==> flow/design.v <==
`timescale 1ns / 1ps
module PasswordLockFSM (
    input clk,
    input reset,
    input admin_mode,
    input [3:0] key_in,
    input key_valid,
    output reg unlock,
    output reg locked_out,
    output reg error_led,
    output reg [2:0] state   
);
localparam IDLE         = 3'd0,
           INPUT_1      = 3'd1,
           INPUT_2      = 3'd2,
           INPUT_3      = 3'd3,
           INPUT_4      = 3'd4,
           UNLOCKED     = 3'd5,
           LOCKED       = 3'd6;
reg [3:0] stored_password[3:0];  
reg [3:0] user_input[3:0];
reg [1:0] input_index;
reg [1:0] attempt_count;
reg [3:0] lockout_timer;
reg [3:0] timeout_counter;
wire input_timeout = (timeout_counter >= 4'd10);
integer i;
always @(posedge clk or posedge reset) begin
    if (reset) begin
        state <= IDLE;
        unlock <= 0;
        locked_out <= 0;
        error_led <= 0;
        attempt_count <= 0;
        lockout_timer <= 0;
        timeout_counter <= 0;
        stored_password[0] <= 4'b1010;
        stored_password[1] <= 4'b0101;
        stored_password[2] <= 4'b0011;
        stored_password[3] <= 4'b1100;
    end else begin
        timeout_counter <= timeout_counter + 1;
        if (locked_out) begin
            lockout_timer <= lockout_timer - 1;
            if (lockout_timer == 0) begin
                locked_out <= 0;
                attempt_count <= 0;
                state <= IDLE;
            end
        end
        if (!locked_out) begin
            case (state)
                IDLE: begin
                    unlock <= 0;
                    error_led <= 0;
                    input_index <= 0;
                    if (key_valid) begin
                        user_input[0] <= key_in;
                        input_index <= 1;
                        state <= INPUT_1;
                        timeout_counter <= 0;
                    end
                end
                INPUT_1, INPUT_2, INPUT_3: begin
                    if (key_valid) begin
                        user_input[input_index] <= key_in;
                        input_index <= input_index + 1;
                        state <= state + 1;
                        timeout_counter <= 0;
                    end else if (input_timeout) begin
                        state <= IDLE;
                    end
                end
                INPUT_4: begin
                    if (key_valid) begin
                        user_input[3] <= key_in;
                        timeout_counter <= 0;
                        if (admin_mode) begin
                            for (i = 0; i < 4; i = i + 1)
                                stored_password[i] <= user_input[i];
                            state <= IDLE;
                        end else begin
                            if ((user_input[0] == stored_password[0]) &&
                                (user_input[1] == stored_password[1]) &&
                                (user_input[2] == stored_password[2]) &&
                                (user_input[3] == stored_password[3])) begin
                                unlock <= 1;
                                error_led <= 0;
                                state <= UNLOCKED;
                            end else begin
                                attempt_count <= attempt_count + 1;
                                error_led <= 1;
                                unlock <= 0;
                                if (attempt_count == 2) begin
                                    locked_out <= 1;
                                    lockout_timer <= 4'd10;
                                    state <= LOCKED;
                                end else begin
                                    state <= IDLE;
                                end
                            end
                        end
                    end else if (input_timeout) begin
                        state <= IDLE;
                    end
                end
                UNLOCKED: begin
                    unlock <= 0;
                    state <= IDLE;
                end
                LOCKED: begin
                    error_led <= 0;
                    unlock <= 0;
                end
            endcase
        end
    end
end
endmodule
# Reports on PasswordLockFSM
# What the tools print for PasswordLockFSM, step after step.
# Lines are those of the file above, counted from 1.
# Operators: Yosys type, input widths -> output width; for muxes data width and select width s.
# The mark -- stands for no value.
# design
top	PasswordLockFSM
clock_port	clk
lib	sky130hd
lib_corner	tt_025C_1v80

# Word-level counts
# Counts by Yosys on the flattened word-level netlist (proc, flatten, opt, wreduce). Print and check cells are left out. Cells with the same type and inputs are merged into one.
# word_totals
ff_bits	50
out_inout_bits	6
word_cells	120
# op_classes
add_sub_neg	5
n_cmp	1
eq_ne	20
mux	54
logic	2
reduce_and_logical	22
# ops
operator	n
$mux 4	15
$mux 3	10
$eq 4x4->1	4
$reduce_and 4->1	4
$pmux 4 s2	2
$mux 2	8
$mux 1	15
$ne 2x2->1 const B	6
$reduce_and 6->1	2
$pmux 3 s4	1
$reduce_and 5->1	2
$eq 3x3->1 const B	3
$reduce_bool 2->1	4
$eq 2x2->1 const B	3
$eq 3x2->1 const B	2
$reduce_or 3->1	2
$reduce_or 5->1	1
$add 2x1->2 const B	2
$add 4x1->4 const B	1
$sub 4x1->4 const B	1
$ge 4x4->1 const B	1
$logic_not 4->1	1
$pmux 2 s2	1
$pmux 1 s2	2
$logic_and 1x1->1	3
$add 3x1->3 const B	1
$eq 3x1->1 const B	1
$logic_not 3->1	1
# Other operator kinds: 4; their cells: 5.

# Depth
# Longest topological path by Yosys (ltp), each cell counted once; first at word level (registers and memories cut), then after technology mapping (sequential cells cut; the memories' decode and read muxes count).
# depth
word_depth	9
ABC_AREA	0
ltp_mapped	8
depth_no_buf	7

# Netlist
# The flow's flattened synthesis, as Yosys stat reports it; memories are mapped. The netlist is that of the ABC_AREA named above (0 if unset); the other value can give another one.
# mapped
mapped_cells	204
mapped_area_um2	2473.6
seq_area_um2	1351.3
ffs	50
buf_cells	6
# by_type
type	n
sky130_fd_sc_hd__dfrtp_1	24
sky130_fd_sc_hd__edfxtp_1	18
sky130_fd_sc_hd__dfstp_2	8
sky130_fd_sc_hd__mux2_2	17
sky130_fd_sc_hd__ha_1	13
sky130_fd_sc_hd__xor2_1	17
sky130_fd_sc_hd__nor2_1	15
sky130_fd_sc_hd__inv_1	14
sky130_fd_sc_hd__nand2_1	11
sky130_fd_sc_hd__o21ai_0	8
sky130_fd_sc_hd__nor4_2	3
sky130_fd_sc_hd__a21oi_1	6
sky130_fd_sc_hd__xnor2_1	3
sky130_fd_sc_hd__nand3_1	5
sky130_fd_sc_hd__nand4_2	2
sky130_fd_sc_hd__nor4_4	1
sky130_fd_sc_hd__mux2i_1	2
sky130_fd_sc_hd__nor3_1	4
# Not listed: further types 21, cells in them 33.

# Worst setup path after synthesis
# OpenSTA on the mapped netlist: ideal clock, no wires. The path of least setup slack (recovery checks aside). Input and output delay are each 20% of the period. Register names are those of the netlist, which keeps one name where synthesis merged equal registers.
# synth_timing
path_kind	reg-to-reg
start	register state[2]
end	register user_input[0][0]
period_ns	2.19
t_first_pin_ns	0.000
t_arrival_ns	1.845
required_time_ns	1.829
setup_slack_ns	-0.017
delay_ns	2.206
path_stages	8
synth_period_reached_ns	2.207
# "delay_ns" = arrival - input delay + setup time.
# "path_stages": output pins that drive a net of the path, with the launching flip-flop's if there is one; two outputs of one cell count as two.
# "synth_period_reached_ns" is the clock period less the worst setup slack; recovery checks do not enter. This is arithmetic on one report: input and output delays are still those of the set period (20% each).
# The rows between start and end are the longest chain of elaborated cells between them; the timing report does not say that the signal goes this way. Where chains are equally long, one stands for them.
# Each line given opens the expression or statement behind the cell; cells for indexed reads and writes are added by Yosys, which also makes memories of some case tables.
# At most two assigning lines are given for a register; there are more.
# The path ends at the enable pin of a flip-flop; only ways to that pin are counted.
# synth_between
cell_sequence	sky130_fd_sc_hd__dfrtp_1 > sky130_fd_sc_hd__clkbuf_1 > sky130_fd_sc_hd__inv_1 > sky130_fd_sc_hd__ha_1 > sky130_fd_sc_hd__o21bai_1 > sky130_fd_sc_hd__clkbuf_1 > sky130_fd_sc_hd__a21oi_1 > sky130_fd_sc_hd__nor3_1
elab_chain_cells	4
cone_cells	10
lines_between	1
# synth_lines
element	line	rtl
start: declaration	11	output reg [2:0] state
start: assignment	30	state <= IDLE;
start: assignment	68	state <= state + 1;
$eq 3x1->1	52	case (state)
$reduce_or 3->1	52
$ne 2x2->1	--
$reduce_and 6->1	--
end: assignment	58	user_input[0] <= key_in;
end: assignment	66	user_input[input_index] <= key_in;
end: declaration	21	reg [3:0] user_input[3:0];

# Timing after layout
# Path of least setup slack in the final report of entry A (OpenROAD, finished layout, wires in). Where an end is a register, its clock arrival counts in the times.
# layout_timing
path_kind	reg-to-reg
start	register state[0]
end	register user_input[0][3]
period_ns	2.79
t_first_pin_ns	0.30
t_arrival_ns	2.26
required_time_ns	2.82
setup_slack_ns	0.56
path_stages	9
# The rows between start and end are the longest chain of elaborated cells between them; the timing report does not say that the signal goes this way. Where chains are equally long, one stands for them.
# At most two assigning lines are given for a register; there are more.
# The path ends at the enable pin of a flip-flop; only ways to that pin are counted.
# layout_between
cell_sequence	sky130_fd_sc_hd__dfrtp_1 > sky130_fd_sc_hd__inv_1 > sky130_fd_sc_hd__ha_1 > sky130_fd_sc_hd__nor2_1 > sky130_fd_sc_hd__o21bai_1 > sky130_fd_sc_hd__buf_4 > sky130_fd_sc_hd__a21oi_1 > sky130_fd_sc_hd__nor3_1 > sky130_fd_sc_hd__buf_4
elab_chain_cells	4
cone_cells	10
lines_between	1
# layout_lines
element	line	rtl
start: declaration	11	output reg [2:0] state
start: assignment	30	state <= IDLE;
start: assignment	68	state <= state + 1;
$eq 3x1->1	52	case (state)
$reduce_or 3->1	52
$ne 2x2->1	--
$reduce_and 6->1	--
end: assignment	58	user_input[0] <= key_in;
end: assignment	66	user_input[input_index] <= key_in;
end: declaration	21	reg [3:0] user_input[3:0];

Data sheet: physical implementation of PasswordLockFSM

Measured results for PasswordLockFSM: 2 stored runs of the Yosys and OpenROAD flow on sky130hd. The settings differ; the order carries no meaning. The constraints put input and output delay at 20% of the set period each and load the outputs with 0.01 pF.
"clock_period_reached_ns" is the run's clock period less its worst setup slack. It is reckoned from that one timing run; input and output delays stay at 20% of the period that was set.
"worst_path_ns" is the time allowed to the run's worst setup path (the clock period less input and output delay, where it has them) less its slack. Clock arrival times count: a late capture clock shortens it, a late launch clock lengthens it.
By "total_power_uw" is meant OpenSTA's value without simulated activity: inputs other than the clock are taken to toggle once in ten clock periods, and the tool carries that through the logic.

Entry A, flow files:
==> flow/run.sh <==
#!/bin/bash
# the make line also repeats the synthesis and layout settings of config.mk as NAME=value (left out here)
make -C /OpenROAD-flow-scripts/flow DESIGN_CONFIG=/design/flow/config.mk WORK_HOME=/design/flow/orfs CLKGATE_MAP_FILE= finish
==> flow/config.mk <==
export PLATFORM = sky130hd
export DESIGN_NAME = PasswordLockFSM
export DESIGN_NICKNAME = PasswordLockFSM
export VERILOG_FILES = /design/flow/design.v
export SDC_FILE = /design/flow/constraint.sdc
export NUM_CORES = 4
export LEC_CHECK = 0
export CAP_MARGIN = 20
export CORE_MARGIN = 2
export CORE_UTILIZATION = 40
export SLEW_MARGIN = 20
==> flow/constraint.sdc <==
create_clock -name core_clock -period 2.79 [get_ports {clk}]
set_input_delay 0.5580 -clock core_clock [delete_from_list [all_inputs] [get_ports {clk}]]
set_output_delay 0.5580 -clock core_clock [all_outputs]
set_load 0.01 [all_outputs]

==> results of entry A, as CSV <==
result,value
ys_area_um2,2473.6
worst_path_ns,2.23
worst_path_kind,"reg-to-reg"
total_power_uw,2780
timing.setup.ws_ns,0.563
stdcell_area_um2,2839.0
die_area_um2,6829.4
clock_period_reached_ns,2.227
timing.hold.ws_ns,0.481
fin_util_pct,47.7
tns_setup_ns,0.000

Entry B, flow files:
==> flow/run.sh <==
#!/bin/bash
# the make line also repeats the synthesis and layout settings of config.mk as NAME=value (left out here)
make -C /OpenROAD-flow-scripts/flow DESIGN_CONFIG=/design/flow/config.mk WORK_HOME=/design/flow/orfs CLKGATE_MAP_FILE= finish
==> flow/config.mk <==
export PLATFORM = sky130hd
export DESIGN_NAME = PasswordLockFSM
export DESIGN_NICKNAME = PasswordLockFSM
export VERILOG_FILES = /design/flow/design.v
export SDC_FILE = /design/flow/constraint.sdc
export NUM_CORES = 4
export LEC_CHECK = 0
export CAP_MARGIN = 25
export CORE_MARGIN = 2
export CORE_UTILIZATION = 16
export CTS_CLUSTER_DIAMETER = 132
export CTS_CLUSTER_SIZE = 58
export GPL_ROUTABILITY_DRIVEN = 1
export GPL_TIMING_DRIVEN = 0
export HOLD_SLACK_MARGIN = -0.08
export MIN_ROUTING_LAYER = met1
export PLACE_DENSITY_LB_ADDON = 0.19
export SETUP_SLACK_MARGIN = 0.06
export SLEW_MARGIN = 20
==> flow/constraint.sdc <==
create_clock -name core_clock -period 4.59 [get_ports {clk}]
set_input_delay 0.9180 -clock core_clock [delete_from_list [all_inputs] [get_ports {clk}]]
set_output_delay 0.9180 -clock core_clock [all_outputs]
set_load 0.01 [all_outputs]

==> results of entry B, as CSV <==
result,value
die_area_um2,16471.2
stdcell_area_um2,3002.9
fin_util_pct,19.8
timing.hold.ws_ns,0.477
clock_period_reached_ns,2.822
timing.setup.ws_ns,1.768
ys_area_um2,2473.6
total_power_uw,1748
tns_setup_ns,0.000
worst_path_ns,2.82
worst_path_kind,"reg-to-reg"
